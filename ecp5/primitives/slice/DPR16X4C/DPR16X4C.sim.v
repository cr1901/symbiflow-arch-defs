==> flow/design.v <==
module DPR16X4C (
		input [3:0] DI,
		input WCK, WRE,
		input [3:0] RAD,
		input [3:0] WAD,
		output [3:0] DO
);
	parameter INITVAL = "0x0000000000000000";
	function [63:0] convert_initval;
		input [143:0] hex_initval;
		reg done;
		reg [63:0] temp;
		reg [7:0] char;
		integer i;
		begin
			done = 1'b0;
			temp = 0;
			for (i = 0; i < 16; i = i + 1) begin
				if (!done) begin
					char = hex_initval[8*i +: 8];
					if (char == "x") begin
						done = 1'b1;
					end else begin
						if (char >= "0" && char <= "9")
							temp[4*i +: 4] = char - "0";
						else if (char >= "A" && char <= "F")
							temp[4*i +: 4] = 10 + char - "A";
						else if (char >= "a" && char <= "f")
							temp[4*i +: 4] = 10 + char - "a";
					end
				end
			end
			convert_initval = temp;
		end
	endfunction
	localparam conv_initval = convert_initval(INITVAL);
	reg [3:0] ram[0:15];
	integer i;
	initial begin
		for (i = 0; i < 15; i = i + 1) begin
			ram[i] <= conv_initval[4*i +: 4];
		end
	end
	always @(posedge WCK)
		if (WRE)
			ram[WAD] <= DI;
	assign DO = ram[RAD];
endmodule
==> Step by step through the tools: DPR16X4C <==
What the tools print for DPR16X4C, step after step.
Line numbers count from 1 in the design file above.
Operators: Yosys type, input widths -> output width; for muxes data width and select width s.
{ "setup": {"design": "DPR16X4C", "clock_port": "WCK", "cell_library": "sky130hd", "pvt_corner": "tt_025C_1v80"} }

==> Elaborated design <==
Source: Yosys, flattened and elaborated, memories not mapped. Widths are those after wreduce; folded enables and synchronous resets count as part of the registers. Registers that Yosys merges into a memory's read port (data or address) are not register bits. Print and check cells do not count. Equal cells are merged and count once.
Memory sizes are those after Yosys's memory passes, which may raise the word count (mostly to a power of two), join words into wider ones and drop unused or constant bits.
{ "op_classes": {"div_mod_pow": 0, "n_addsub": 0, "reduce_logical": 0, "compare": 0, "n_logic": 0, "muxes": 3, "eq_ne": 0, "mul": 0, "n_shift": 0} }
{ "ops": {"columns": ["cell", "count"], "rows": [
  ["$mux 4", 2],
  ["$mux 1", 1]
]} }
{ "bits": {"latchBits": 0, "clocked_rd_ports_x_width": 0, "out_inout_bits": 4, "regBits": 0, "mem_count": 1, "rom_bits": 0, "ram_bits": 64} }
{ "mem_list": {"columns": ["name", "words", "word_bits", "read_ports", "wr", "line", "text"], "rows": [
  ["ram", 16, 4, 1, 1, 37, "reg [3:0] ram[0:15];"]
]} }

==> Logic depth <==
Depth = most cells in a row (Yosys ltp): at word level without a register or memory, in the mapped netlist without a sequential cell, where the memories' decode and read muxes count.
{ "depth": {"ltp_word": 1, "ABC_AREA": 0, "ltp_mapped": 5, "ltp_nobuf": 3} }

==> Mapped cells and area <==
Source: synth_stat.txt of the flow (Yosys; design flattened, memories mapped). It holds for the ABC_AREA given above (unset counts as 0); a run with the other value may have another netlist.
{ "synth_totals": {"stdcells": 126, "ff_cells": 64, "seq_area_um2": 1921.8, "area_um2": 2586.2} }
{ "types": {"columns": ["cell_type", "count", "type_area_um2"], "rows": [
  ["sky130_fd_sc_hd__edfxtp_1", 64, 1.92E+03],
  ["sky130_fd_sc_hd__mux4_1", 14, 367.853],
  ["sky130_fd_sc_hd__nor2_1", 13, 48.797],
  ["sky130_fd_sc_hd__mux4_2", 2, 45.043],
  ["sky130_fd_sc_hd__nand3_1", 9, 45.043],
  ["sky130_fd_sc_hd__a22oi_1", 4, 30.029],
  ["sky130_fd_sc_hd__buf_12", 1, 20.019],
  ["sky130_fd_sc_hd__nor3_1", 4, 20.019],
  ["sky130_fd_sc_hd__nand2_1", 5, 18.768],
  ["sky130_fd_sc_hd__nand3b_1", 2, 15.014],
  ["sky130_fd_sc_hd__nand2b_1", 2, 12.512],
  ["sky130_fd_sc_hd__nor2b_1", 2, 12.512],
  ["sky130_fd_sc_hd__buf_6", 1, 11.261],
  ["sky130_fd_sc_hd__or3b_2", 1, 8.758],
  ["sky130_fd_sc_hd__buf_2", 1, 5.005],
  ["sky130_fd_sc_hd__clkbuf_1", 1, 3.754]
]} }

==> Path before layout <==
Path of least setup slack by OpenSTA after synthesis, without wires, with an ideal clock, recovery checks aside; 20% of the period is set as input and as output delay. Where synthesis merged equal registers, the netlist keeps one of their names.
{ "synth_timing": {"path_kind": "input to output", "start": "in RAD[1]", "end": "out DO[1]", "t_arrival_ns": 1.376, "path_slack_ns": 0.104, "driving_pins": 5, "path_delay_ns": 1.006, "clock_period_ns": 1.85, "out_delay_ns": 0.370, "t_first_pin_ns": 0.370, "n_path_buf": 2, "period_less_setup_slack_ns": 1.746} }
"path_delay_ns" = arrival - input delay + setup time.
At an output port there is no setup time.
"driving_pins": output pins that drive a net of the path, with the launching flip-flop's if there is one; two outputs of one cell count as two.
"period_less_setup_slack_ns" is the clock period less the worst setup slack; recovery checks do not enter. This is arithmetic on one report: input and output delays are still those of the set period (20% each).
The rows between start and end are the longest chain of elaborated cells between them; the timing report does not say that the signal goes this way. Where chains are equally long, one stands for them.
A line is the first line of the expression or statement that the cell stems from. Yosys adds cells for indexed reads and writes and turns some case tables into memories.
The chain passes a memory read, where the word-level depth is cut; so it can be longer than that depth.
{ "synth_via": {"path_cell_list": "sky130_fd_sc_hd__clkbuf_1 > sky130_fd_sc_hd__buf_2 > sky130_fd_sc_hd__mux4_2 > sky130_fd_sc_hd__a22oi_1 > sky130_fd_sc_hd__nand3_1", "elab_chain_cells": 1} }
{ "synth_rtl": {"columns": ["element", "line", "text"], "rows": [
  ["start, declared", 4, "input [3:0] RAD,"],
  ["$mem_v2 16x4", 37, "reg [3:0] ram[0:15];"],
  ["end, declared", 6, "output [3:0] DO"]
]} }

==> Timing after layout <==
From the final timing report of run A: the path of least setup slack in the routed layout; clock arrival at registers is part of the times.
{ "layout_timing": {"path_kind": "register to output", "start": "mem ram[1][3]", "end": "out DO[3]", "out_delay_ns": 0.36, "driving_pins": 5, "t_first_pin_ns": 0.33, "clock_period_ns": 1.82, "n_path_buf": 1, "path_slack_ns": -0.21, "t_arrival_ns": 1.67} }
The rows between start and end are the longest chain of elaborated cells between them; the timing report does not say that the signal goes this way. Where chains are equally long, one stands for them.
The chain passes a memory read, where the word-level depth is cut; so it can be longer than that depth.
{ "layout_via": {"path_cell_list": "sky130_fd_sc_hd__edfxtp_1 > sky130_fd_sc_hd__mux4_2 > sky130_fd_sc_hd__a22oi_2 > sky130_fd_sc_hd__nand3_1 > sky130_fd_sc_hd__buf_2", "elab_chain_cells": 1} }
{ "layout_rtl": {"columns": ["element", "line", "text"], "rows": [
  ["start, declared", 37, "reg [3:0] ram[0:15];"],
  ["$mem_v2 16x4", 37, null],
  ["end, declared", 6, "output [3:0] DO"]
]} }

Ticket comment

Module DPR16X4C, platform sky130hd: 2 stored runs of the flow (Yosys, OpenROAD) with differing settings, in no particular order. Input and output delays are each 20% of the period that was set; the output load is 0.01 pF.
"period_less_ws_ns" = clock period - worst setup slack. The figure is calculated, with input and output delays left at 20% of the set period.
"worstPathTime_ns" means the part of the period allowed to the worst setup path (the constraints hold back 20% at inputs and 20% at outputs) less its slack; where the path has registers, the arrival times of their clocks count too.
"fin_power_uw": no workload was simulated; the value follows from the tool's default switching activity.
[
  {
    "run": "run A",
    "settings": { "period_ns": 1.82, "CORE_UTILIZATION": 68, "SETUP_SLACK_MARGIN": -0.03, "PLACE_DENSITY": 0.61, "HOLD_SLACK_MARGIN": 0.15, "CORE_ASPECT_RATIO": 1.37, "TNS_END_PERCENT": 40, "ABC_AREA": 0, "GPL_TIMING_DRIVEN": 1, "CAP_MARGIN": 20, "CORE_MARGIN": 2, "SLEW_MARGIN": 20 },
    "results": { "timing.setup.ws_ns": -0.213, "fin_power_uw": 2854, "worstPathTime_ns": 1.67, "worst_setup_path_type": "register to output", "post_synth_area_um2": 2586.2, "hold_ws_ns": 1.020, "final_stdcell_area_um2": 3149.3, "utilization_pct": 85.7, "die_footprint_um2": 4318.9, "setupTns_ns": -0.668, "period_less_ws_ns": 2.033 }
  },
  {
    "run": "run B",
    "settings": { "period_ns": 1.43, "CAP_MARGIN": 20, "CORE_MARGIN": 2, "CORE_UTILIZATION": 40, "SLEW_MARGIN": 20 },
    "results": { "timing.setup.ws_ns": -0.466, "fin_power_uw": 3694, "worstPathTime_ns": 1.61, "worst_setup_path_type": "register to output", "post_synth_area_um2": 2586.2, "hold_ws_ns": 0.723, "final_stdcell_area_um2": 3398.3, "utilization_pct": 53.8, "die_footprint_um2": 7125.1, "setupTns_ns": -1.811, "period_less_ws_ns": 1.896 }
  }
]
