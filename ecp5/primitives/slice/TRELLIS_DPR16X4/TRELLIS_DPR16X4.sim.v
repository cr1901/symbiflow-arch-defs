==> flow/design.v <==
`default_nettype none
module TRELLIS_DPR16X4 (
	input [3:0] DI,
	input [3:0] WAD,
	input WRE, WCK,
	input [3:0] RAD,
	output [3:0] DO
);
  	parameter WCKMUX = "WCK";
	parameter WREMUX = "WRE";
	parameter [63:0] INITVAL = 64'h0000000000000000;
	reg [3:0] mem[15:0];
	integer i;
	initial begin
		for (i = 0; i < 16; i = i + 1)
			mem[i] <= {INITVAL[i+3], INITVAL[i+2], INITVAL[i+1], INITVAL[i]};
	end
	wire muxwck = (WCKMUX == "INV") ? ~WCK : WCK;
	reg muxwre;
	always @(*)
		case (WREMUX)
			"1": muxwre = 1'b1;
			"0": muxwre = 1'b0;
			"INV": muxwre = ~WRE;
			default: muxwre = WRE;
		endcase
	always @(posedge muxwck)
		if (muxwre)
			mem[WAD] <= DI;
	assign DO = mem[RAD];
endmodule
# Tool chain data of TRELLIS_DPR16X4
# Tool output for the design above, in the order of the flow.
# Lines are those of the file above, counted from 1.
# Library cell names are shortened.
# A cell with -- has no value.
# design
top_module	TRELLIS_DPR16X4
clk_port	WCK
lib	sky130hd
lib_corner	tt_025C_1v80

# After elaboration
# Yosys after proc, flatten, opt, wreduce and memory -nomap, before mapping. Enables and synchronous resets that opt folds into registers are not counted as muxes. Memory bits, and registers merged into a memory's read port (data or address), are not among the register bits. Print and check cells are not counted. Equal cells are merged and count once.
# Memory sizes are those after Yosys's memory passes, which may raise the word count (mostly to a power of two), join words into wider ones and drop unused or constant bits.
# word_totals
input_bits	14
word_cells	4
register_bits	0
mem_bits_rw	64
mem_count	1
out_inout_bits	4
# memory_table
memory	size	word_bits	read_ports	wr	line	source
mem	16	4	1	1	12	reg [3:0] mem[15:0];
# classes
mux	3
# op_table
cell	count
4-bit 2-to-1 mux	2
1-bit 2-to-1 mux	1

# Depth
# Longest topological path by Yosys (ltp), each cell counted once; first at word level (registers and memories cut), then after technology mapping (sequential cells cut; the memories' decode and read muxes count).
# depth
ltp_word	1
abc_area	1
depth_mapped	9
mapped_depth_nobuf	7

# After synthesis
# Yosys stat after the flow's synthesis: flattened, memories mapped to cells. It holds for the ABC_AREA given above (unset counts as 0); a run with the other value may have another netlist.
# Totals and module areas in this step are rounded.
# by_type
type	count	type_area_um2
edfxtp_1	64	1.92E+03
nand2_1	89	334.07
nand3_1	49	245.235
inv_1	52	195.187
nor2_1	17	63.811
buf_6	5	56.304
buf_4	4	30.029
nand3b_1	2	15.014
buf_2	2	10.01
inv_6	1	8.758
inv_4	1	6.256
# synth_totals
ff_cells	64
cell_count	286
seq_area_um2	1900
area_um2	2900
buffers	11

# Worst setup path after synthesis
# Path of least setup slack by OpenSTA after synthesis, without wires, with an ideal clock, recovery checks aside; 20% of the period is set as input and as output delay. Where synthesis merged equal registers, the netlist keeps one of their names.
# synth_timing
kind	input to output
start	in RAD[0]
end	out DO[1]
path_delay_ns	0.633
driving_pins	7
n_path_buf	2
arrival_ns	1.105
required_time_ns	1.888
tclk_ns	2.36
slack_ns	0.783
in_delay_ns	0.472
out_delay_ns	0.472
launch_ns	0.472
period_less_setup_slack_ns	1.577
# "path_delay_ns" is the arrival time less input delay plus setup time.
# A path that ends at an output port has no setup time.
# "driving_pins": output pins that drive a net of the path, with the launching flip-flop's if there is one; two outputs of one cell count as two.
# "period_less_setup_slack_ns" = period - worst setup slack (recovery checks aside). The figure is calculated, with input and output delays left at 20% of the set period.
# Between the ends stands the longest chain of elaborated cells between them, by number of cells; it is not shown to be the way that was timed. Of several equally long chains one is given.
# Each line given opens the expression or statement behind the cell; cells for indexed reads and writes are added by Yosys, which also makes memories of some case tables.
# The chain passes a memory read, where the word-level depth is cut; so it can be longer than that depth.
# synth_between
cell_sequence	buf_6 > buf_4 > nand2_1 > nand3_1 > nand3_1 > nand3_1 > nand2_1
elab_chain_len	1
cells_between	1
cone_lines	1
classes_between	1 x memory
# synth_lines
item	line	source
from (decl)	6	input [3:0] RAD,
memory 16 x 4 bit	12	reg [3:0] mem[15:0];
to (decl)	7	output [3:0] DO

# Worst path after layout
# Path of least setup slack in the final report of record 1 (OpenROAD, finished layout, wires in). Where an end is a register, its clock arrival counts in the times.
# layout_timing
kind	input to output
start	in RAD[0]
end	out DO[1]
out_delay_ns	0.48
required_time_ns	1.92
driving_pins	9
slack_ns	0.19
launch_ns	0.48
arrival_ns	1.73
tclk_ns	2.4
in_delay_ns	0.48
n_path_buf	4
# Between the ends stands the longest chain of elaborated cells between them, by number of cells; it is not shown to be the way that was timed. Of several equally long chains one is given.
# The chain passes a memory read, where the word-level depth is cut; so it can be longer than that depth.
# layout_between
cell_sequence	dlygate4sd2_1 > buf_6 > buf_12 > nand2_1 > nand3_1 > nand3_1 > nand3_1 > nand2_1 > dlygate4sd2_1
elab_chain_len	1
cells_between	1
cone_lines	1
classes_between	1 x memory
# layout_lines
item	line	source
from (decl)	6	input [3:0] RAD,
memory 16 x 4 bit	12	reg [3:0] mem[15:0];
to (decl)	7	output [3:0] DO

# Design TRELLIS_DPR16X4 on sky130hd. What follows are 2 stored runs of the flow, each under its own settings; their order means nothing. The constraints put input and output delay at 20% of the set period each and load the outputs with 0.01 pF.
# "period_reached_ns" = clock period - worst setup slack. The figure is calculated, with input and output delays left at 20% of the set period.
# "worst_path_allowed_less_slack_ns" is the time allowed to the run's worst setup path (the clock period less input and output delay, where it has them) less its slack. Clock arrival times count: a late capture clock shortens it, a late launch clock lengthens it.
# "totalPower_mw" is the tool's figure for a default switching activity; nothing was simulated.
# Values from the reports are rounded here.
# Settings: . = not set for that run.
setting or result,record 1,record 2
period_ns,2.4,1.27
CORE_UTILIZATION,37,56
SETUP_SLACK_MARGIN,0.12,.
PLACE_DENSITY_LB_ADDON,0.16,0.18
HOLD_SLACK_MARGIN,-0.09,.
CORE_ASPECT_RATIO,1.22,1.47
ABC_AREA,1,.
CTS_CLUSTER_SIZE,38,.
CTS_CLUSTER_DIAMETER,22,.
MIN_ROUTING_LAYER,met1,met2
CAP_MARGIN,20,20
CORE_MARGIN,2,2
SLEW_MARGIN,20,20
TNS_END_PERCENT,.,50
GPL_ROUTABILITY_DRIVEN,.,1
tns_setup_ns,0.000,-2.4
cell_area_final_um2,3500,3300
period_reached_ns,2.214,1.884
ws_hold_ns,0.92,0.54
utilization_pct,46,73
dieArea_um2,8500,5200
setup_worst_slack_ns,0.19,-0.61
synthesis_area_um2,2900,2600
totalPower_mw,2.6,4.4
worst_path_allowed_less_slack_ns,1.25,1.63
worstPathKind,input to output,register to output
