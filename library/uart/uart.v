==> flow/design.v <==
module BAUDGEN(
    input clk,
    input rst,
    output reg baud_edge
);
    parameter COUNTER = 200;
    reg [$clog2(COUNTER)-1:0] counter;
    always @(posedge clk) begin
        if(rst) begin
            counter <= 0;
            baud_edge <= 0;
        end else begin
            if(counter == COUNTER-1) begin
                baud_edge <= 1;
                counter <= 0;
            end else begin
                baud_edge <= 0;
                counter <= counter + 1;
            end
        end
    end
endmodule
module UART (
    input rst,
    input clk,
    input rx,
    output tx,
    input tx_data_ready,
    input [7:0] tx_data,
    output tx_data_accepted,
    output [7:0] rx_data,
    output rx_data_ready,
    output rx_framing_error
);
    parameter COUNTER = 25;
    parameter OVERSAMPLE = 8;
    wire tx_baud_edge;
    wire rx_baud_edge;
    BAUDGEN #(.COUNTER(COUNTER*OVERSAMPLE)) tx_baud (
        .clk(clk),
        .rst(rst),
        .baud_edge(tx_baud_edge)
    );
    UART_TX tx_gen(
        .rst(rst),
        .clk(clk),
        .baud_edge(tx_baud_edge),
        .data_ready(tx_data_ready),
        .data(tx_data),
        .tx(tx),
        .data_accepted(tx_data_accepted)
    );
    BAUDGEN #(.COUNTER(COUNTER)) rx_baud (
        .clk(clk),
        .rst(rst),
        .baud_edge(rx_baud_edge)
    );
    UART_RX rx_gen(
        .rst(rst),
        .clk(clk),
        .baud_edge(rx_baud_edge),
        .rx(rx),
        .data(rx_data),
        .data_ready(rx_data_ready),
        .framing_error(rx_framing_error)
    );
endmodule
module UART_RX(
    input rst, clk, baud_edge, rx,
    output [7:0] data,
    output data_ready, framing_error
);
    parameter OVERSAMPLE = 8;
    localparam FIND_EDGE = 3'd1, START = 3'd2, DATA = 3'd3, END = 3'd4;
    reg prev_rx;
    reg [7:0] data_reg;
    reg [2:0] data_counter;
    reg [2:0] state = 0;
    reg [$clog2(OVERSAMPLE+OVERSAMPLE/2)-1:0] over_sample_counter = 0;
    reg data_ready_reg = 0;
    reg framing_error_reg = 0;
    assign data = data_reg;
    assign data_ready = data_ready_reg;
    assign framing_error = framing_error_reg;
    always @(posedge clk) begin
        if(rst) begin
            data_reg <= 0;
            prev_rx <= 0;
            data_ready_reg <= 0;
            state <= FIND_EDGE;
            data_counter <= 0;
            over_sample_counter <= 0;
        end else if(baud_edge) begin
            case(state)
                FIND_EDGE: begin
                    prev_rx <= rx;
                    if(prev_rx & !rx) begin
                        state <= START;
                        prev_rx <= 0;
                        over_sample_counter <= 0;
                    end
                end
                START: begin
                    if(over_sample_counter == OVERSAMPLE/2-1) begin
                        over_sample_counter <= 0;
                        data_counter <= 0;
                        state <= DATA;
                    end else begin
                        over_sample_counter <= over_sample_counter + 1;
                    end
                end
                DATA: begin
                    if(over_sample_counter == OVERSAMPLE-1) begin
                        over_sample_counter <= 0;
                        data_reg[data_counter] <= rx;
                        if(data_counter == 7) begin
                            state <= END;
                            data_counter <= 0;
                        end else begin
                            data_counter <= data_counter + 1;
                        end
                    end else begin
                        over_sample_counter <= over_sample_counter + 1;
                    end
                end
                END: begin
                    if(over_sample_counter == OVERSAMPLE-1) begin
                        if(rx) begin
                            data_ready_reg <= 1;
                        end else begin
                            framing_error_reg <= 1;
                        end
                        state <= FIND_EDGE;
                    end else begin
                        over_sample_counter <= over_sample_counter + 1;
                    end
                end
                default: begin
                    data_ready_reg <= 0;
                    state <= FIND_EDGE;
                end
            endcase
        end else begin
            data_ready_reg <= 0;
            framing_error_reg <= 0;
        end
    end
endmodule
module UART_TX(
    input rst, clk, baud_edge, data_ready,
    input [7:0] data,
    output reg tx, data_accepted
);
    localparam START = (1 << 0), DATA = (1 << 1), END = (1 << 2);
    reg [7:0] data_reg;
    reg [2:0] data_counter;
    reg [3:0] state;
    initial begin
        tx <= 1;
        data_accepted <= 0;
    end
    always @(posedge clk) begin
        if(rst) begin
            state <= END;
            tx <= 1;
            data_accepted <= 0;
        end else if(baud_edge) begin
            case(state)
            START: begin
                tx <= 0;
                data_counter <= 0;
                state <= DATA;
            end
            DATA: begin
                tx <= data_reg[data_counter];
                if(data_counter != 7) begin
                    data_counter <= data_counter + 1;
                end else begin
                    state <= END;
                    data_counter <= 0;
                end
            end
            END: begin
                tx <= 1;
                if(data_ready) begin
                    data_accepted <= 1;
                    data_reg <= data;
                    state <= START;
                end
            end
            default: begin
                tx <= 1;
                state <= END;
            end
            endcase
        end else begin
            data_accepted <= 0;
        end
    end
endmodule
* From RTL to reports: UART
Tool output for the design above, in the order of the flow. Lines are those of the file above, counted from 1. Operators carry their Yosys type and port widths (W data, S select, Z words). Library cell names are shortened. A cell with -- has no value.
Inputs: design top UART, clock clk, standard-cell library sky130hd, corner tt_025C_1v80

* Word level
Source: Yosys, flattened and elaborated, memories not mapped. Widths are those after wreduce. Registers that Yosys merges into a memory's read port (data or address) are not register bits. Print and check cells do not count. Equal cells are merged and count once.
Word-level totals: bits in registers 53, output and inout port bits 12
Operators by class: $add $sub $neg 6, eq/ne operators 25, shift-type cells 3, multiplexer cells 30, bitwise gates (word level) 8, reductions and logical operators 20
Operators by type and width (count):
- $mux W3 | 9
- $mux W4 | 6
- $reduce_and A4 Y1 | 4
- $pmux W4 S4 | 1
- $ne A2 B1 Y1 const B | 7
- $reduce_and A3 Y1 | 4
- $pmux W4 S3 | 1
- $pmux W3 S4 | 1
- $pmux W3 S2 | 2
- $ne A2 B2 Y1 const B | 5
- $shift A1 B4 Y8 | 1
- $shift A1 B4 Y8 const A | 1
- $reduce_or A2 Y1 | 4
- $eq A4 B2 Y1 const B | 2
- $eq A4 B3 Y1 const B | 2
- $add A8 B1 Y8 const B | 1
- $shiftx A8 B3 Y1 | 1
- $eq A8 B8 Y1 const B | 1
- $and A8 B8 Y8 | 1
- $or A8 B8 Y8 | 1
- $not A8 Y8 | 1
- $mux W1 | 8
- $add A3 B1 Y3 const B | 2
- $eq A3 B2 Y1 const B | 2
- $eq A3 B3 Y1 const B | 2
- $reduce_and A6 Y1 | 1
- $add A5 B1 Y5 const B | 1
- $eq A5 B5 Y1 const B | 1
Not listed: further kinds 13, cells in them 19.

* Depth
Yosys ltp: most cells in a row. Word level: on the elaborated netlist, between registers, memories and ports. Mapped: between sequential cells and ports; inverters and the memories' decode and read muxes count.
Logic depth: word-level depth 5, ABC_AREA 0, mapped depth 7

* Mapped cells and area
Source: synth_stat.txt of the flow (Yosys; design flattened, memories mapped). It holds for the ABC_AREA given above (unset counts as 0); a run with the other value may have another netlist.
Cells by type (count):
- dfxtp_1 | 40
- edfxtp_1 | 12
- ha_1 | 11
- nor2_1 | 29
- nand2_1 | 21
- a21oi_1 | 14
- a32o_1 | 6
- xor2_1 | 6
- nand3_1 | 10
- mux4_2 | 2
- xnor2_1 | 5
- mux2i_1 | 4
- and3b_1 | 4
- and3_1 | 5
- inv_1 | 8
- nand4b_1 | 3
- nor2b_1 | 4
- nor4_1 | 4
Not listed: further types 33, cells in them 52.
Synthesis totals: cell count 240, cell area after synthesis 2464.9 sq um, sequential part of the area 1161.1 sq um, mapped flip-flops 52, buffer cells 10
The figures by module come from a second, unflattened synthesis with its own total; it is not the netlist above.
Second synthesis, totals: cells (unflattened synthesis) 254, area total of the unflattened synthesis 2486.1 sq um
Rows give one instance, submodules left out.
Modules:
- UART_RX | times used 1, cells 141, area 1188.6 sq um, sequential area 430.4 sq um
- UART_TX | times used 1, cells 48, area 649.4 sq um, sequential area 430.4 sq um
- BAUDGEN (COUNTER=200) | times used 1, cells 40, area 371.6 sq um, sequential area 180.2 sq um
- BAUDGEN (COUNTER=25) | times used 1, cells 25, area 276.5 sq um, sequential area 120.1 sq um
- UART | times used 1, cells 0, area 0.0 sq um, sequential area 0.0 sq um

* Worst setup path after synthesis
Source: OpenSTA report_checks on the synthesized netlist (no wires, ideal clock, input and output delay 20% of the period each), path of least setup slack; recovery checks are left aside. Register names are those of the netlist, which keeps one name where synthesis merged equal registers.
Path post-synthesis: path kind flip-flop to flip-flop, start point register rx_gen.data_counter[0], end point register rx_gen.data_reg[4], period 1880 ps, time at the first pin 0 ps, data arrival time 1677 ps, data required time 1752 ps, setup slack 75 ps, path delay 1805 ps, stages 8, synthesis period reached 1805 ps
"path delay" is the arrival time less input delay plus setup time. "stages" counts driving pins, that of a launching flip-flop among them; a cell with two outputs on the path counts twice. "synthesis period reached" = period - worst setup slack (recovery checks aside). The figure is calculated, with input and output delays left at 20% of the set period. The rows between start and end are the longest chain of elaborated cells between them; the timing report does not say that the signal goes this way. Where chains are equally long, one stands for them. A line is the first line of the expression or statement that the cell stems from. Yosys adds cells for indexed reads and writes and turns some case tables into memories. A register here has more assigning lines than the two given.
On the way, post-synthesis: cell sequence dfxtp_1 > inv_1 > ha_1 > xnor2_1 > nor4b_4 > nand3b_1 > mux2i_1 > nor2_1, length of the longest elaborated chain 5
Ends and longest elaborated chain, post-synthesis:
- start, declared | RTL line 77 | reg [2:0] data_counter;
- start, assigned | RTL line 91 | data_counter <= 0;
- start, assigned | RTL line 120 | data_counter <= data_counter + 1;
- $neg A3 Y4 | RTL line 115 | data_reg[data_counter] <= rx;
- $shift A1 B4 Y8 | RTL line 115
- $not A8 Y8 | RTL line 115
- $and A8 B8 Y8 | RTL line 115
- $or A8 B8 Y8 | RTL line 115
- end, assigned | RTL line 87 | data_reg <= 0;
- end, assigned | RTL line 115
- end, declared | RTL line 76 | reg [7:0] data_reg;

* Path in the finished layout
Path of least setup slack in the final report of flow run 1 (OpenROAD, finished layout, wires in). Where an end is a register, its clock arrival counts in the times. The report prints the path's times to 10 ps; the period is as set.
Path after layout: path kind flip-flop to flip-flop, start point register rx_gen.data_counter[0], end point register rx_gen.data_reg[4], period 1510 ps, time at the first pin 300 ps, data arrival time 1770 ps, data required time 1720 ps, setup slack -40 ps, stages 9
The rows between start and end are the longest chain of elaborated cells between them; the timing report does not say that the signal goes this way. Where chains are equally long, one stands for them. A register here has more assigning lines than the two given.
On the way, after layout: cell sequence dfxtp_4 > inv_4 > ha_4 > xnor2_4 > nor4b_4 > buf_4 > nand3b_1 > mux2i_1 > nor2_1, length of the longest elaborated chain 5
Ends and longest elaborated chain, after layout:
- start, declared | RTL line 77 | reg [2:0] data_counter;
- start, assigned | RTL line 91 | data_counter <= 0;
- start, assigned | RTL line 120 | data_counter <= data_counter + 1;
- $neg A3 Y4 | RTL line 115 | data_reg[data_counter] <= rx;
- $shift A1 B4 Y8 | RTL line 115
- $not A8 Y8 | RTL line 115
- $and A8 B8 Y8 | RTL line 115
- $or A8 B8 Y8 | RTL line 115
- end, assigned | RTL line 87 | data_reg <= 0;
- end, assigned | RTL line 115
- end, declared | RTL line 76 | reg [7:0] data_reg;

Subject: UART on sky130hd, stored results

Hello all,

Design UART on sky130hd. What follows are 2 stored runs of the flow, each under its own settings; their order means nothing. The constraints put input and output delay at 20% of the set period each and load the outputs with 0.01 pF.
By "achieved clock period" is meant the clock period of the run minus its worst setup slack. This is arithmetic on one report: input and output delays are still those of the set period (20% each).
"critical path time" is the time allowed to the run's worst setup path (the clock period less input and output delay, where it has them) less its slack. Clock arrival times count: a late capture clock shortens it, a late launch clock lengthens it.
By "total design power" is meant OpenSTA's value without simulated activity: inputs other than the clock are taken to toggle once in ten clock periods, and the tool carries that through the logic.
"critical path time" is known to 10 ps.

[flow run 1] flow files
==> flow/run.sh <==
#!/bin/bash
# the make line also repeats the synthesis and layout settings of config.mk as NAME=value (left out here)
make -C /OpenROAD-flow-scripts/flow DESIGN_CONFIG=/design/flow/config.mk WORK_HOME=/design/flow/orfs CLKGATE_MAP_FILE= finish
==> flow/config.mk <==
export PLATFORM = sky130hd
export DESIGN_NAME = UART
export DESIGN_NICKNAME = UART
export VERILOG_FILES = /design/flow/design.v
export SDC_FILE = /design/flow/constraint.sdc
export NUM_CORES = 4
export LEC_CHECK = 0
export CAP_MARGIN = 20
export CELL_PAD_IN_SITES_GLOBAL_PLACEMENT = 2
export CORE_ASPECT_RATIO = 1.02
export CORE_MARGIN = 2
export CORE_UTILIZATION = 32
export MAX_ROUTING_LAYER = met4
export MIN_ROUTING_LAYER = met2
export PLACE_DENSITY = 0.52
export SETUP_SLACK_MARGIN = 0.18
export SLEW_MARGIN = 35
export TNS_END_PERCENT = 55
==> flow/constraint.sdc <==
create_clock -name core_clock -period 1.51 [get_ports {clk}]
set_input_delay 0.3020 -clock core_clock [delete_from_list [all_inputs] [get_ports {clk}]]
set_output_delay 0.3020 -clock core_clock [all_outputs]
set_load 0.01 [all_outputs]

[flow run 1] result: total negative slack on setup checks -79 ps; total design power 2548 uW; final utilization 47.0%; achieved clock period 1553 ps; critical path time 1550 ps; type of the worst setup path flip-flop to flip-flop; Yosys chip area after synthesis 2464.9 sq um; area inside the die boundary 8421.0 sq um; setup slack of the critical path -43 ps; worst hold slack in the final report 497 ps; standard-cell area of the final layout 3537.1 sq um

[flow run 2] flow files
==> flow/run.sh <==
#!/bin/bash
# the make line also repeats the synthesis and layout settings of config.mk as NAME=value (left out here)
make -C /OpenROAD-flow-scripts/flow DESIGN_CONFIG=/design/flow/config.mk WORK_HOME=/design/flow/orfs CLKGATE_MAP_FILE= finish
==> flow/config.mk <==
export PLATFORM = sky130hd
export DESIGN_NAME = UART
export DESIGN_NICKNAME = UART
export VERILOG_FILES = /design/flow/design.v
export SDC_FILE = /design/flow/constraint.sdc
export NUM_CORES = 4
export LEC_CHECK = 0
export CAP_MARGIN = 20
export CORE_MARGIN = 2
export CORE_UTILIZATION = 40
export SLEW_MARGIN = 20
==> flow/constraint.sdc <==
create_clock -name core_clock -period 1.33 [get_ports {clk}]
set_input_delay 0.2660 -clock core_clock [delete_from_list [all_inputs] [get_ports {clk}]]
set_output_delay 0.2660 -clock core_clock [all_outputs]
set_load 0.01 [all_outputs]

[flow run 2] result: total negative slack on setup checks -2870 ps; total design power 2732 uW; final utilization 57.8%; achieved clock period 1530 ps; critical path time 1530 ps; type of the worst setup path flip-flop to flip-flop; Yosys chip area after synthesis 2464.9 sq um; area inside the die boundary 6806.2 sq um; setup slack of the critical path -200 ps; worst hold slack in the final report 451 ps; standard-cell area of the final layout 3443.3 sq um

Thanks
